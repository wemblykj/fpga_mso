==> flow/design.v <==
`timescale 1ns / 1ps
module df_i
	#(
		parameter N = 3,							 
		parameter X_WIDTH = 12,					 
		parameter Y_WIDTH = 12,					 
		parameter PRECISION = 16,				 
		parameter COEFF_WIDTH = 16,			 
		parameter Q = 14,							 
	)
	(
		input rst_n,															 
		input clk,																 
		input signed [X_WIDTH-1:0] x,										 
		input signed [(COEFF_WIDTH*(N+1))-1:0] packed_coeffs,		 
		output signed [Y_WIDTH-1:0] y										 
    );
	reg signed[PRECISION-1:0] z [0:N];						 
	wire signed[PRECISION-1:0] d [0:N];						 
	wire signed [COEFF_WIDTH-1:0] h [0:N];					 
	wire signed [PRECISION-1:0] _y;							 
	assign _y = d[N];
	assign y = { {(Q){_y[PRECISION-1]}}, _y[PRECISION-1:Q] };
	genvar t;
	generate
		for (t = 0; t < (N+1) ; t = t + 1) begin : for_stage
			assign h[t] = packed_coeffs[((COEFF_WIDTH*t)+COEFF_WIDTH)-1:COEFF_WIDTH*t];
			if (t == 0) begin : sum_initial
				assign d[t] = z[t] * h[t];
			end else begin : sum_cascade
				assign d[t] = d[t-1] + (z[t] * h[t]);
			end
		end
	endgenerate
	integer i;
	always @(posedge clk or negedge rst_n) begin
		if (!rst_n) begin
			for (i = 0; i < (N+1) ; i = i + 1) begin
				z[i] <= 0;
			end
		end else begin
			for (i = 1; i < (N+1) ; i = i + 1) begin
				z[i] <= z[i-1];
			end
			z[0] <= x;
		end
	end
endmodule
`timescale 1ns / 1ps
module iir_df_i
	#(
		parameter N = 2,							 
		parameter X_WIDTH = 12,					 
		parameter Y_WIDTH = 12,					 
		parameter PRECISION = 16,				 
		parameter COEFF_WIDTH = 16,			 
		parameter Q = 14							 
	)
	(
		 input rst_n,													 
		 input clk,														 
		 input signed [X_WIDTH-1:0] x,							 
		 input [(COEFF_WIDTH*N)-1:0] packed_a_coeffs,		 
		 input [(COEFF_WIDTH*(N+1))-1:0] packed_b_coeffs,	 
		 output signed [Y_WIDTH-1:0] y							 
    );
	wire signed [COEFF_WIDTH-1:0] a0 = 1;  
	wire signed [PRECISION-1:0] d;							 
	df_i #(
			.N(N),
			.X_WIDTH(X_WIDTH),
			.Y_WIDTH(PRECISION),
			.PRECISION(PRECISION),
			.COEFF_WIDTH(COEFF_WIDTH),
			.Q(0)	 
		)
		ff
		(
			.rst_n(rst_n),
			.clk(clk),
			.x(x),
			.packed_coeffs(packed_b_coeffs),
			.y(d)
		);
		df_i #(
			.N(N),
			.X_WIDTH(PRECISION),
			.Y_WIDTH(Y_WIDTH),
			.PRECISION(PRECISION),
			.COEFF_WIDTH(COEFF_WIDTH),
			.Q(Q)
		)
		fb
		(
			.rst_n(rst_n),
			.clk(clk),
			.x(d),
			.packed_coeffs( { packed_a_coeffs, a0 } ),
			.y(y)
		);
endmodule
# --- Reports on iir_df_i ---
# Tool output for the design above, in the order of the flow.
# Lines are those of the file above, counted from 1.
# Operators carry their Yosys type and port widths (W data, S select, Z words).
# Library cell names are shortened.
setup:
  top_module: "iir_df_i"
  clock_port: "clk"
  library: "sky130hd"
  lib_corner: "tt_025C_1v80"

# --- Elaborated design ---
# Yosys after proc, flatten, opt, wreduce and memory -nomap, before mapping. Enables and synchronous resets that opt folds into registers are not counted as muxes. Print and check cells are not counted. Equal cells are merged and count once.
word_totals:
  ff_bits: 84
  latch_bits: 0
  ram_bits: 0
  mem_bits_ro: 0
  clocked_rd_ports_x_width: 0
  memories: 0
  input_bits: 94
  output_inout_bits: 12
  word_cells: 15
op_classes:
  add_sub_neg: 4
  mul: 5
  div: 0
  compare: 0
  n_eq: 0
  n_shift: 0
  muxes: 0
  logic: 0
  reduce_and_logical: 0
op_table:
  columns: ["operator", "n"]
  rows:
  - ["$mul A12 B16 Y16", 3]
  - ["$mul A16 B16 Y16", 2]
  - ["$add A16 B16 Y16", 4]

# --- Depth ---
# Longest topological path by Yosys (ltp), each cell counted once; first at word level (registers and memories cut), then after technology mapping (sequential cells cut; the memories' decode and read muxes count).
logic_depth:
  depth_word: 3
  ABC_AREA: 0
  mapped_depth: 26
  mapped_depth_nobuf: 25

# --- Mapped cells and area ---
# Source: synth_stat.txt of the flow (Yosys; design flattened, memories mapped). It holds for the ABC_AREA given above (unset counts as 0); a run with the other value may have another netlist.
# The area totals of this step are shown rounded.
synth_totals:
  cells: 2278
  area_mm2: 0.0218
  seq_area_mm2: 0.0021
  ff_cells: 84
  buf_cells: 78
types:
  columns: ["cell_type", "n", "area_total_um2"]
  rows:
  - ["fa_1", 482, 9.65E+03]
  - ["ha_1", 199, 2.49E+03]
  - ["inv_1", 588, 2.21E+03]
  - ["dfrtp_1", 84, 2.1E+03]
  - ["and2_1", 330, 2064.48]
  - ["nand2_1", 301, 1.13E+03]
  - ["xnor2_1", 109, 954.666]
  - ["clkbuf_1", 61, 228.97]
  - ["xor2_1", 26, 227.718]
  - ["xnor3_1", 5, 112.608]
  - ["buf_4", 10, 75.072]
  - ["nand2b_1", 10, 62.56]
  - ["a21o_1", 7, 52.55]
  - ["a21oi_1", 10, 50.048]
  - ["nor2b_1", 8, 50.048]
  - ["buf_2", 7, 35.034]
  - ["and2_2", 4, 30.029]
  - ["o211ai_1", 4, 30.029]
# Other cell types: 19; their cells: 33.
# By module: a second synthesis without flattening, with its own total; a netlist apart from the flattened one above.
unflattened:
  cells_unflattened: 2743
  hier_area_mm2: 0.0259
# Each row is one instance without its submodules.
modules:
  columns: ["module", "n_inst", "n_cells", "mod_area_mm2", "seq_area_mm2"]
  rows:
  - ["df_i", 1, 1444, 0.0137, 0.0012]
  - ["df_i", 1, 1297, 0.0122, 0.000901]
  - ["iir_df_i", 1, 2, 0.0000075, 0]

# --- Timing after synthesis ---
# Path of least setup slack by OpenSTA after synthesis, without wires, with an ideal clock, recovery checks aside; 20% of the period is set as input and as output delay. Where synthesis merged equal registers, the netlist keeps one of their names.
synth_timing:
  path_type: "input -> output"
  start: "input packed_a_coeffs[16]"
  end: "output y[10]"
  tclk_ns: 24.7
  input_delay_ns: 4.940
  out_delay_ns: 4.940
  launch_ns: 4.940
  arrival_ns: 11.227
  required_time_ns: 19.760
  setup_slack_ns: 8.533
  path_delay_ns: 6.287
  path_stages: 20
  n_path_buf: 2
  synth_period_reached_ns: 16.167
# "path_delay_ns" is the arrival time less input delay plus setup time.
# At an output port there is no setup time.
# "path_stages": output pins that drive a net of the path, with the launching flip-flop's if there is one; two outputs of one cell count as two.
# "synth_period_reached_ns" = period - worst setup slack (recovery checks aside). The figure is calculated, with input and output delays left at 20% of the set period.
# The rows between start and end are the longest chain of elaborated cells between them; the timing report does not say that the signal goes this way. Where chains are equally long, one stands for them.
# Each line given opens the expression or statement behind the cell; cells for indexed reads and writes are added by Yosys, which also makes memories of some case tables.
synth_between:
  cell_sequence: "clkbuf_1 nand2_1 fa_1 fa_1 inv_1 fa_1 fa_1 inv_1 fa_1 fa_1 fa_1 fa_1 xnor2_1 xnor2_1 xnor2_1 xnor2_1 xnor2_1 xnor3_1 xnor2_1 buf_4"
  elab_chain_cells: 2
  cone_cells: 2
  lines_between: 1
  classes_between: "add/sub: 1; mul: 1"
synth_lines:
  columns: ["element", "line_no", "text"]
  rows:
  - ["start, declared", 63, "input [(COEFF_WIDTH*N)-1:0] packed_a_coeffs,"]
  - ["$mul A16 B16 Y16", 31, "assign d[t] = d[t-1] + (z[t] * h[t]);"]
  - ["$add A16 B16 Y16", 31, null]
  - ["end, declared", 65, "output signed [Y_WIDTH-1:0] y"]
# Some nets on the timed path still bear RTL names; the line given drives or declares the net.
synth_named_nets:
  columns: ["net", "line_no"]
  rows:
  - ["y[1]", 31]

# --- Timing after layout ---
# From the final timing report of run A: the path of least setup slack in the routed layout; clock arrival at registers is part of the times.
layout_timing:
  path_type: "input -> output"
  start: "input packed_a_coeffs[19]"
  end: "output y[2]"
  tclk_ns: 13.6
  input_delay_ns: 2.72
  out_delay_ns: 2.72
  launch_ns: 2.72
  arrival_ns: 9.85
  required_time_ns: 10.88
  setup_slack_ns: 1.03
  path_stages: 24
  n_path_buf: 6
# The rows between start and end are the longest chain of elaborated cells between them; the timing report does not say that the signal goes this way. Where chains are equally long, one stands for them.
layout_between:
  cell_sequence: "clkdlybuf4s15_1 clkbuf_8 and2_1 fa_1 fa_1 inv_1 fa_1 fa_1 inv_1 fa_1 fa_1 fa_1 inv_1 fa_1 inv_1 ha_1 o21a_1 a21oi_4 buf_12 a31oi_2 xnor2_2 buf_12 buf_4 clkdlybuf4s50_1"
  elab_chain_cells: 2
  cone_cells: 2
  lines_between: 1
  classes_between: "add/sub: 1; mul: 1"
layout_lines:
  columns: ["element", "line_no", "text"]
  rows:
  - ["start, declared", 63, "input [(COEFF_WIDTH*N)-1:0] packed_a_coeffs,"]
  - ["$mul A16 B16 Y16", 31, "assign d[t] = d[t-1] + (z[t] * h[t]);"]
  - ["$add A16 B16 Y16", 31, null]
  - ["end, declared", 65, "output signed [Y_WIDTH-1:0] y"]

# Measured results for iir_df_i: 2 stored runs of the Yosys and OpenROAD flow on sky130hd. The settings differ; the order carries no meaning. The constraints put input and output delay at 20% of the set period each and load the outputs with 0.01 pF.
# By "timing.achieved_period_ns" is meant the clock period of the run minus its worst setup slack. This is arithmetic on one report: input and output delays are still those of the set period (20% each).
# By "worst_path_allowed_less_slack_ns" is meant the share of the clock period that the worst setup path is allowed (20% is reserved at inputs, 20% at outputs), minus its slack. Clock arrival times at its registers enter into it.
# Values from the reports are rounded here.
runs:
  - name: "run A"
    settings:
      period_ns: 13.6
      CORE_UTILIZATION: 44
      SETUP_SLACK_MARGIN: 0.92
      PLACE_DENSITY: 0.54
      CORE_ASPECT_RATIO: 0.63
      TNS_END_PERCENT: 10
      GPL_TIMING_DRIVEN: 0
      CTS_CLUSTER_SIZE: 72
      CTS_CLUSTER_DIAMETER: 396
      SLEW_MARGIN: 40
      CAP_MARGIN: 20
      CORE_MARGIN: 2
    results:
      ys_area_mm2: 0.0218
      die_mm2: 0.0513
      finish.stdcell_area_mm2: 0.0242
      setup_worst_slack_ns: 1.03
      holdWs_ns: 0.370
      timing.achieved_period_ns: 12.569
      worst_path_allowed_less_slack_ns: 7.13
      worst_setup_path_type: "input -> output"
  - name: "run B"
    settings:
      period_ns: 12.2
      CORE_UTILIZATION: 28
      PLACE_DENSITY_LB_ADDON: 0.05
      CORE_MARGIN: 4
      CELL_PAD_IN_SITES_DETAIL_PLACEMENT: 2
      TNS_END_PERCENT: 60
      ABC_AREA: 1
      CTS_CLUSTER_SIZE: 44
      MAX_ROUTING_LAYER: "met4"
      CAP_MARGIN: 20
      SLEW_MARGIN: 20
    results:
      ys_area_mm2: 0.0233
      die_mm2: 0.0879
      finish.stdcell_area_mm2: 0.0258
      setup_worst_slack_ns: 0.370
      holdWs_ns: 0.381
      timing.achieved_period_ns: 11.830
      worst_path_allowed_less_slack_ns: 6.95
      worst_setup_path_type: "input -> output"
